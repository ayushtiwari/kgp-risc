==> flow/design.v <==
`timescale 1ns / 1ps
module program_counter
(
   input			  clk,
   input		      rst,
   input	  [3:0]	  pc_control,
   input	  [25:0]  jump_address,
   input	  [31:0]  reg_address,
   output reg [31:0]  pc
); 
   reg [27:0] jump_address_4x;
   always @ (posedge clk or posedge rst) begin
       if (rst) begin
            pc = 0;
       end
       else begin
            case (pc_control)
                4'b0000: pc = pc + 4;
                4'b0001: pc = reg_address;
                4'b0010: begin
                   jump_address_4x = jump_address << 2;
                   pc = {pc[31:28] , jump_address_4x[27:0]};
                end
                default: pc = 32'hFFFFFFFF;
            endcase	
        end
	end
endmodule  
==> Tool chain data of program_counter <==
The steps from the RTL of program_counter to its reports follow in flow order.
Line numbers count from 1 in the design file above.
Library cell names are shortened.
{ "inputs": {"design": "program_counter", "clock_port": "clk", "library": "sky130hd", "lib_corner": "tt_025C_1v80"} }

==> After elaboration <==
Counts by Yosys on the flattened word-level netlist (proc, flatten, opt, wreduce; memories kept). Register bits leave out memories and registers merged into their read ports (data or address). Print and check cells are left out. Cells with the same type and inputs are merged into one.
{ "classes": {"add_sub_neg": 1, "mul": 0, "div_mod_pow": 0, "compare": 0, "equal": 2, "shifts": 0, "muxes": 1, "n_logic": 0, "reduce_logical": 1} }
{ "ops": {"columns": ["operator", "n"], "rows": [
  ["32-bit case mux with 3-bit select", 1],
  ["32-bit by 3-bit adder with 32-bit output (second input constant)", 1],
  ["4-bit by 1-bit equality test with 1-bit output (second input constant)", 1],
  ["4-bit by 2-bit equality test with 1-bit output (second input constant)", 1],
  ["4-bit zero test", 1]
]} }
{ "word_totals": {"ff_bits": 32, "latch_bits": 0, "ramBits": 0, "mem_bits_ro": 0, "clocked_rd_ports_x_width": 0, "memories": 0, "in_bits": 64} }

==> Depth <==
Yosys ltp: most cells in a row. Word level: on the elaborated netlist, between registers, memories and ports. Mapped: between sequential cells and ports; inverters and the memories' decode and read muxes count.
{ "depth": {"depth_word": 2, "abc_area": 0, "mapped_depth": 6, "mapped_depth_nobuf": 6} }

==> Mapped cells and area <==
Yosys stat after the flow's synthesis: flattened, memories mapped to cells. It holds for the ABC_AREA given above (unset counts as 0); a run with the other value may have another netlist.
Totals and module areas in this step are rounded.
{ "by_type": {"columns": ["cell", "n", "area_total_um2"], "rows": [
  ["dfrtp_1", 32, 800.768],
  ["o221ai_1", 14, 122.618],
  ["xor2_1", 14, 122.618],
  ["xnor2_1", 10, 87.584],
  ["a21oi_1", 17, 85.082],
  ["o22ai_1", 13, 81.328],
  ["nor2_1", 20, 75.072],
  ["nand2_1", 19, 71.318],
  ["nand3_1", 13, 65.062],
  ["o21ai_0", 13, 65.062],
  ["nand4_1", 8, 50.048],
  ["clkbuf_1", 13, 48.797],
  ["and3_1", 5, 31.28],
  ["nor4_1", 5, 31.28],
  ["nor3_1", 6, 30.029],
  ["a22oi_1", 3, 22.522],
  ["nand4_4", 1, 21.27],
  ["nor4_4", 1, 21.27]
]} }
Other cell types: 18; their cells: 30.
{ "mapped": {"cells": 237, "area_um2": 2050, "ff_cells": 32} }

==> Path before layout <==
OpenSTA on the mapped netlist: ideal clock, no wires. The path of least setup slack (recovery checks aside). Input and output delay are each 20% of the period. Register names are those of the netlist, which keeps one name where synthesis merged equal registers.
{ "synth_path": {"path_kind": "input-to-reg", "startpoint": "in pc_control[0]", "endpoint": "reg pc[5]", "tclk_ns": 4.3, "setup_time_ns": 0.141, "arrival_time_ns": 1.875, "required_ns": 4.159, "setup_slack_ns": 2.284, "path_delay_ns": 1.156, "stages": 6, "synth_period_reached_ns": 2.016} }
"path_delay_ns" is the arrival time less input delay plus setup time.
"stages" counts driving pins, that of a launching flip-flop among them; a cell with two outputs on the path counts twice.
"synth_period_reached_ns" = period - worst setup slack (recovery checks aside). The figure is calculated, with input and output delays left at 20% of the set period.
Between the ends stands the longest chain of elaborated cells between them, by number of cells; it is not shown to be the way that was timed. Of several equally long chains one is given.
Each line given opens the expression or statement behind the cell; cells for indexed reads and writes are added by Yosys, which also makes memories of some case tables.
A register here has more assigning lines than the two given.
{ "synth_via": {"path_cell_list": "clkbuf_1 -> clkbuf_1 -> buf_1 -> a21oi_1 -> o21ai_0 -> nand3_1", "elab_chain_len": 2, "cone_cells": 4, "cone_lines": 1, "cone_classes": "eq/ne: 2; mux: 1; reduce/logical: 1"} }
{ "synth_rtl": {"columns": ["item", "line", "text"], "rows": [
  ["start, declared", 6, "input [3:0] pc_control,"],
  ["4-bit by 2-bit equality test with 1-bit output", 17, "case (pc_control)"],
  ["32-bit case mux with 3-bit select", 17, null],
  ["end, assigned", 18, "4'b0000: pc = pc + 4;"],
  ["end, assigned", 19, "4'b0001: pc = reg_address;"],
  ["end, declared", 9, "output reg [31:0]  pc"]
]} }

==> Path in the finished layout <==
Path of least setup slack in the final report of run 2 (OpenROAD, finished layout, wires in). Where an end is a register, its clock arrival counts in the times.
{ "layout_path": {"path_kind": "input-to-reg", "startpoint": "in pc_control[3]", "endpoint": "reg pc[20]", "tclk_ns": 3.56, "setup_time_ns": 0.09, "arrival_time_ns": 2.49, "required_ns": 3.75, "setup_slack_ns": 1.26, "stages": 5} }
Between the ends stands the longest chain of elaborated cells between them, by number of cells; it is not shown to be the way that was timed. Of several equally long chains one is given.
A register here has more assigning lines than the two given.
{ "layout_via": {"path_cell_list": "clkdlybuf4s50_1 -> nor2_1 -> nand2_1 -> clkbuf_1 -> o221ai_1", "elab_chain_len": 2, "cone_cells": 4, "cone_lines": 1, "cone_classes": "eq/ne: 2; mux: 1; reduce/logical: 1"} }
{ "layout_rtl": {"columns": ["item", "line", "text"], "rows": [
  ["start, declared", 6, "input [3:0] pc_control,"],
  ["4-bit by 2-bit equality test with 1-bit output", 17, "case (pc_control)"],
  ["32-bit case mux with 3-bit select", 17, null],
  ["end, assigned", 18, "4'b0000: pc = pc + 4;"],
  ["end, assigned", 19, "4'b0001: pc = reg_address;"],
  ["end, declared", 9, "output reg [31:0]  pc"]
]} }

Data sheet: physical implementation of program_counter

Record of 2 stored runs of the RTL-to-layout flow on program_counter, platform sky130hd. The runs are unordered. Constraints: input delay and output delay 20% of the set period each, output load 0.01 pF.
"critical_path_time_ns" means the part of the period allowed to the worst setup path (the constraints hold back 20% at inputs and 20% at outputs) less its slack; where the path has registers, the arrival times of their clocks count too.
Values from the reports are rounded here.

Run 1
==> flow/run.sh <==
#!/bin/bash
# the make line also repeats the synthesis and layout settings of config.mk as NAME=value (left out here)
make -C /OpenROAD-flow-scripts/flow DESIGN_CONFIG=/design/flow/config.mk WORK_HOME=/design/flow/orfs CLKGATE_MAP_FILE= finish
==> flow/config.mk <==
export PLATFORM = sky130hd
export DESIGN_NAME = program_counter
export DESIGN_NICKNAME = program_counter
export VERILOG_FILES = /design/flow/design.v
export SDC_FILE = /design/flow/constraint.sdc
export NUM_CORES = 4
export LEC_CHECK = 0
export ABC_AREA = 1
export CAP_MARGIN = 30
export CORE_ASPECT_RATIO = 0.52
export CORE_MARGIN = 2
export CORE_UTILIZATION = 45
export GPL_ROUTABILITY_DRIVEN = 0
export MAX_ROUTING_LAYER = met4
export MIN_ROUTING_LAYER = met1
export PLACE_DENSITY_LB_ADDON = 0.03
export SETUP_SLACK_MARGIN = 0.38
export SLEW_MARGIN = 20
export TNS_END_PERCENT = 60
==> flow/constraint.sdc <==
create_clock -name core_clock -period 1.4 [get_ports {clk}]
set_input_delay 0.2800 -clock core_clock [delete_from_list [all_inputs] [get_ports {clk}]]
set_output_delay 0.2800 -clock core_clock [all_outputs]
set_load 0.01 [all_outputs]

==> results of run 1, as JSON <==
{
  "outcome": "not finished: routing ended with error GRT-0232"
}

Run 2
==> flow/run.sh <==
#!/bin/bash
# the make line also repeats the synthesis and layout settings of config.mk as NAME=value (left out here)
make -C /OpenROAD-flow-scripts/flow DESIGN_CONFIG=/design/flow/config.mk WORK_HOME=/design/flow/orfs CLKGATE_MAP_FILE= finish
==> flow/config.mk <==
export PLATFORM = sky130hd
export DESIGN_NAME = program_counter
export DESIGN_NICKNAME = program_counter
export VERILOG_FILES = /design/flow/design.v
export SDC_FILE = /design/flow/constraint.sdc
export NUM_CORES = 4
export LEC_CHECK = 0
export CAP_MARGIN = 20
export CORE_MARGIN = 4
export CORE_UTILIZATION = 51
export CTS_CLUSTER_SIZE = 34
export GPL_TIMING_DRIVEN = 0
export PLACE_DENSITY_LB_ADDON = 0.04
export SETUP_SLACK_MARGIN = 0.44
export SLEW_MARGIN = 35
==> flow/constraint.sdc <==
create_clock -name core_clock -period 3.56 [get_ports {clk}]
set_input_delay 0.7120 -clock core_clock [delete_from_list [all_inputs] [get_ports {clk}]]
set_output_delay 0.7120 -clock core_clock [all_outputs]
set_load 0.01 [all_outputs]

==> results of run 2, as JSON <==
{
  "final_die_area_um2": 5090,
  "worst_setup_slack_ns": 1.26,
  "timing.hold.ws_ns": 0.637,
  "critical_path_time_ns": 1.59,
  "worst_setup_path_type": "input-to-reg",
  "post_synth_area_um2": 2050,
  "finish.stdcell_area_um2": 3150,
  "tns_ns": 0.000
}
